==> flow/design.v <==
`timescale 1ns/100ps
(* equivalent_register_removal = "no" *) 
module demux(clock, indata, indata180, outdata);
input clock;
input [15:0] indata;
input [15:0] indata180;
output [31:0] outdata;
reg [15:0] dly_indata180, next_dly_indata180;
assign outdata = {dly_indata180,indata};
always @(posedge clock) 
begin
  dly_indata180 = next_dly_indata180;
end
always @*
begin
  #1;
  next_dly_indata180 = indata180;
end
endmodule
`timescale 1ns/100ps
module filter (clock, indata, indata180, outdata);
input clock;
input [31:0] indata;
input [31:0] indata180;
output [31:0] outdata;
reg [31:0] dly_indata, next_dly_indata; 
reg [31:0] dly_indata180, next_dly_indata180; 
reg [31:0] outdata, next_outdata;
always @(posedge clock) 
begin
  outdata = next_outdata;
  dly_indata = next_dly_indata;
  dly_indata180 = next_dly_indata180;
end
always @*
begin
  #1;
  next_outdata = (outdata | dly_indata | indata) & dly_indata180;
  next_dly_indata = indata;
  next_dly_indata180 = indata180;
end
endmodule
(* equivalent_register_removal = "no" *)
module outbuf (pad, clk, outsig, oe);
inout pad;
input clk;
input outsig, oe;
reg sampled_outsig, next_sampled_outsig;
reg sampled_oe, next_sampled_oe;
assign pad = (sampled_oe) ? sampled_outsig : 1'bz;
always @ (posedge clk)
begin
  sampled_outsig = next_sampled_outsig;
  sampled_oe = next_sampled_oe;
end
always @*
begin
  #1;
  next_sampled_outsig = outsig;
  next_sampled_oe = oe;
end
endmodule
(* equivalent_register_removal = "no" *)
module ddr_clkout (pad, clk);
input clk;
output pad;
ODDR2 ddrout (.Q(pad), .D0(1'b0), .D1(1'b1), .C0(!clk), .C1(clk));
endmodule
(* equivalent_register_removal = "no" *)
module ddr_inbuf (clk, pad, indata, indata180);
parameter WIDTH=32;
input clk;
input [WIDTH-1:0] pad;
output [WIDTH-1:0] indata;
output [WIDTH-1:0] indata180;
reg [WIDTH-1:0] indata, indata180, next_indata;
always @(posedge clk) indata = next_indata;
always @(negedge clk) indata180 = next_indata;
always @* begin #1; next_indata = pad; end
endmodule
module dly_signal (clk, indata, outdata);
parameter WIDTH = 1;
input clk;
input [WIDTH-1:0] indata;
output [WIDTH-1:0] outdata;
reg [WIDTH-1:0] outdata, next_outdata;
always @(posedge clk) outdata = next_outdata;
always @*
begin
  #1;
  next_outdata = indata;
end
endmodule
module pipeline_stall (clk, reset, datain, dataout);
parameter WIDTH = 1;
parameter DELAY = 1;
input clk, reset;
input [WIDTH-1:0] datain;
output [WIDTH-1:0] dataout;
reg [(WIDTH*DELAY)-1:0] dly_datain, next_dly_datain;
assign dataout = dly_datain[(WIDTH*DELAY)-1 : WIDTH*(DELAY-1)];
initial dly_datain = 0;
always @ (posedge clk or posedge reset)
begin
  if (reset)
    dly_datain = 0;
  else dly_datain = next_dly_datain;
end
always @*
begin
  #1;
  next_dly_datain = {dly_datain, datain};
end
endmodule
module full_synchronizer (clk, reset, datain, dataout);
parameter WIDTH = 1;
input clk, reset;
input [WIDTH-1:0] datain;
output [WIDTH-1:0] dataout;
pipeline_stall #(WIDTH,2) sync (clk, reset, datain, dataout);
endmodule
module reset_sync (clk, hardreset, reset);
input clk, hardreset;
output reset;
reg [3:0] reset_reg, next_reset_reg;
assign reset = reset_reg[3];
initial reset_reg = 4'hF;
always @ (posedge clk or posedge hardreset)
begin
  if (hardreset)
    reset_reg = 4'hF;
  else reset_reg = next_reset_reg;
end
always @*
begin
  next_reset_reg = {reset_reg,1'b0};
end
endmodule
`timescale 1ns/100ps
module sync (clock, indata, intTestMode, numberScheme, filter_mode, demux_mode, falling_edge, outdata);
input clock;
input [31:0] indata;
input intTestMode;
input numberScheme;
input filter_mode;
input demux_mode;
input falling_edge;
output [31:0] outdata;
dly_signal sampled_intTestMode_reg (clock, intTestMode, sampled_intTestMode);
dly_signal sampled_numberScheme_reg (clock, numberScheme, sampled_numberScheme);
wire [31:0] sync_indata, sync_indata180;
ddr_inbuf inbuf (clock, indata, sync_indata, sync_indata180);
reg [7:0] testcount, next_testcount;
initial testcount=0;
always @ (posedge clock) testcount = next_testcount;
always @* begin #1; next_testcount = testcount+1'b1; end
wire [7:0] testcount1 = {
  testcount[0],testcount[1],testcount[2],testcount[3],
  testcount[4],testcount[5],testcount[6],testcount[7]};
wire [7:0] testcount2 = {
  testcount[3],testcount[2],testcount[1],testcount[0],
  testcount[4],testcount[5],testcount[6],testcount[7]};
wire [7:0] testcount3 = {
  testcount[3],testcount[2],testcount[1],testcount[0],
  testcount[7],testcount[6],testcount[5],testcount[4]};
wire [31:0] itm_count;
(* equivalent_register_removal = "no" *)
dly_signal #(32) sampled_testcount_reg (clock, {testcount3,testcount2,testcount1,testcount}, itm_count);
wire [31:0] itm_indata = (sampled_intTestMode) ? itm_count : sync_indata;
wire [31:0] itm_indata180 = (sampled_intTestMode) ? ~itm_count : sync_indata180;
wire [31:0] demuxL_indata; 
demux demuxL (
  .clock(clock),
  .indata(itm_indata[15:0]), 
  .indata180(itm_indata180[15:0]), 
  .outdata(demuxL_indata));
wire [31:0] demuxH_indata; 
demux demuxH (
  .clock(clock),
  .indata(itm_indata[31:16]), 
  .indata180(itm_indata180[31:16]), 
  .outdata(demuxH_indata));
wire [31:0] demux_indata = (sampled_numberScheme) ? {demuxH_indata[15:0],demuxH_indata[31:16]} : demuxL_indata;
wire [31:0] filtered_indata; 
filter filter (
  .clock(clock), 
  .indata(itm_indata),
  .indata180(itm_indata180),
  .outdata(filtered_indata));
reg [1:0] select, next_select;
reg [31:0] selectdata, next_selectdata;
reg [31:0] outdata;
always @(posedge clock) 
begin
  select = next_select;
  selectdata = next_selectdata;
end
always @*
begin
  #1;
  if (demux_mode)	    
    next_select = 2'b10;
  else if (filter_mode)
    next_select = 2'b11;
  else next_select = {1'b0,falling_edge};
  case (select) 
    2'b00 : next_selectdata = itm_indata;
    2'b01 : next_selectdata = itm_indata180;
    2'b10 : next_selectdata = demux_indata;
    2'b11 : next_selectdata = filtered_indata;
  endcase
  outdata = (sampled_numberScheme) ? {selectdata[15:0],selectdata[31:16]} : selectdata;
end
endmodule
# ---- Reports on sync
# Tool output for the design above, in the order of the flow.
# Line numbers count from 1 in the design file above.
# Operators: Yosys type, input widths -> output width; for muxes data width and select width s.
# Cell names lack the library's common part.
# The mark - stands for no value.
dict set report design {
  top_module {sync}
  clock_port {clock}
  cell_library {sky130hd}
  corner {tt_025C_1v80}
}

# ---- Word-level counts
# Yosys after proc, flatten, opt, wreduce and memory -nomap, before mapping. Enables and synchronous resets that opt folds into registers are not counted as muxes. Memory bits, and registers merged into a memory's read port (data or address), are not among the register bits. Print and check cells are not counted.
dict set report classes {
  addsub 1
  equal 3
  mux 6
  logic 4
  n_reduce_logical 1
}
# cell n
set op_table {}
lappend op_table {{$pmux 32 s4} 1}
lappend op_table {{$mux 32} 4}
lappend op_table {{$or 32x32->32} 2}
lappend op_table {{$and 32x32->32} 1}
lappend op_table {{$not 32->32} 1}
lappend op_table {{$add 8x1->8 const B} 1}
lappend op_table {{$eq 2x2->1 const B} 2}
lappend op_table {{$eq 2x1->1 const B} 1}
lappend op_table {{$logic_not 2->1} 1}
lappend op_table {{$mux 2} 1}
dict set report bits {
  ff_bits 268
  input_bits 38
  out_inout_bits 32
  wordCells 28
}

# ---- Longest topological paths
# Longest topological path by Yosys (ltp), each cell counted once; first at word level (registers and memories cut), then after technology mapping (sequential cells cut; the memories' decode and read muxes count).
dict set report logic_depth {
  ltp_word 3
  ABC_AREA 0
  ltp_mapped 6
  depth_no_buf 3
}

# ---- Netlist
# Yosys stat after the flow's synthesis: flattened, memories mapped to cells. It holds for the ABC_AREA given above (unset counts as 0); a run with the other value may have another netlist.
# Totals and module areas in this step are rounded.
# type n type_area_um2
set by_type {}
lappend by_type {dfxtp_1 212 4244.07}
lappend by_type {mux2_2 49 551.779}
lappend by_type {mux2i_1 32 320.307}
lappend by_type {o211a_1 32 320.307}
lappend by_type {o21ai_0 64 320.307}
lappend by_type {o31a_1 32 280.269}
lappend by_type {mux2_4 15 225.216}
lappend by_type {o22ai_1 32 200.192}
lappend by_type {inv_1 34 127.622}
lappend by_type {clkbuf_1 15 56.304}
lappend by_type {nand2b_1 9 56.304}
lappend by_type {xnor2_1 5 43.792}
lappend by_type {buf_2 7 35.034}
lappend by_type {buf_6 3 33.782}
lappend by_type {buf_4 4 30.029}
lappend by_type {nand3_1 5 25.024}
lappend by_type {buf_8 1 15.014}
lappend by_type {and3_1 2 12.512}
# Not listed: further types 7, cells in them 8.
dict set report mapped {
  cell_count 561
  area_mm2 0.0069
  sequential_area_mm2 0.0042
  ffs 212
  buffers 31
}
# By module: a second synthesis without flattening, with its own total; a netlist apart from the flattened one above.
dict set report unflattened {
  hier_cells 565
  area_unflattened_mm2 0.0085
}
# Each row is one instance without its submodules.
# mod n_inst n_cells mod_area_mm2 seq_area_mm2
set modules {}
lappend modules {sync 1 274 0.0035 0.00084}
lappend modules {filter 1 128 0.0022 0.0019}
lappend modules {ddr_inbuf 1 65 0.0013 0.0013}
lappend modules {demux 2 32 0.00044 0.00032}
lappend modules {{dly_signal (WIDTH=32)} 1 32 0.00064 0.00064}
lappend modules {dly_signal 2 1 0.00002 0.00002}

# Flow measurements of sync on sky130hd: 2 stored runs with different settings, listed in no order. Input and output delays are each 20% of the period that was set; the output load is 0.01 pF.
# "achievedPeriod_ns": clock period set for the run, less the worst setup slack. It is reckoned from that one timing run; input and output delays stay at 20% of the period that was set.
# "timing.worst_path_ns" means the part of the period allowed to the worst setup path (the constraints hold back 20% at inputs and 20% at outputs) less its slack; where the path has registers, the arrival times of their clocks count too.
# "fin_power_mw": no workload was simulated; the value follows from the tool's default switching activity.
# The measured numbers are rounded.
run="stored run 1" settings period_ns=1.73 CORE_UTILIZATION=59 CAP_MARGIN=20 CORE_MARGIN=2 SLEW_MARGIN=20
run="stored run 1" results final_stdcell_area_mm2=0.0089 yosys.chip_area_mm2=0.0069 timing.worst_path_ns=1.55 path_kind="register to output" setup_worst_slack_ns=-0.16 total_negative_slack_ns=-4.1 design_die_area_mm2=0.013 achievedPeriod_ns=1.893 timing.hold.ws_ns=0.31 fin_power_mw=11 finalUtil_pct=78
run="stored run 2" settings period_ns=2.38 CORE_UTILIZATION=63 SETUP_SLACK_MARGIN=0.58 PLACE_DENSITY=0.42 CORE_ASPECT_RATIO=0.79 CORE_MARGIN=10 CELL_PAD_IN_SITES_DETAIL_PLACEMENT=0 ABC_AREA=0 CTS_CLUSTER_SIZE=79 SLEW_MARGIN=30 MIN_ROUTING_LAYER="met1" MAX_ROUTING_LAYER="met5" CAP_MARGIN=20
run="stored run 2" results final_stdcell_area_mm2=0.0092 yosys.chip_area_mm2=0.0069 timing.worst_path_ns=1.69 path_kind="register to output" setup_worst_slack_ns=0.21 total_negative_slack_ns=0.000 design_die_area_mm2=0.016 achievedPeriod_ns=2.166 timing.hold.ws_ns=0.38 fin_power_mw=8.3 finalUtil_pct=87
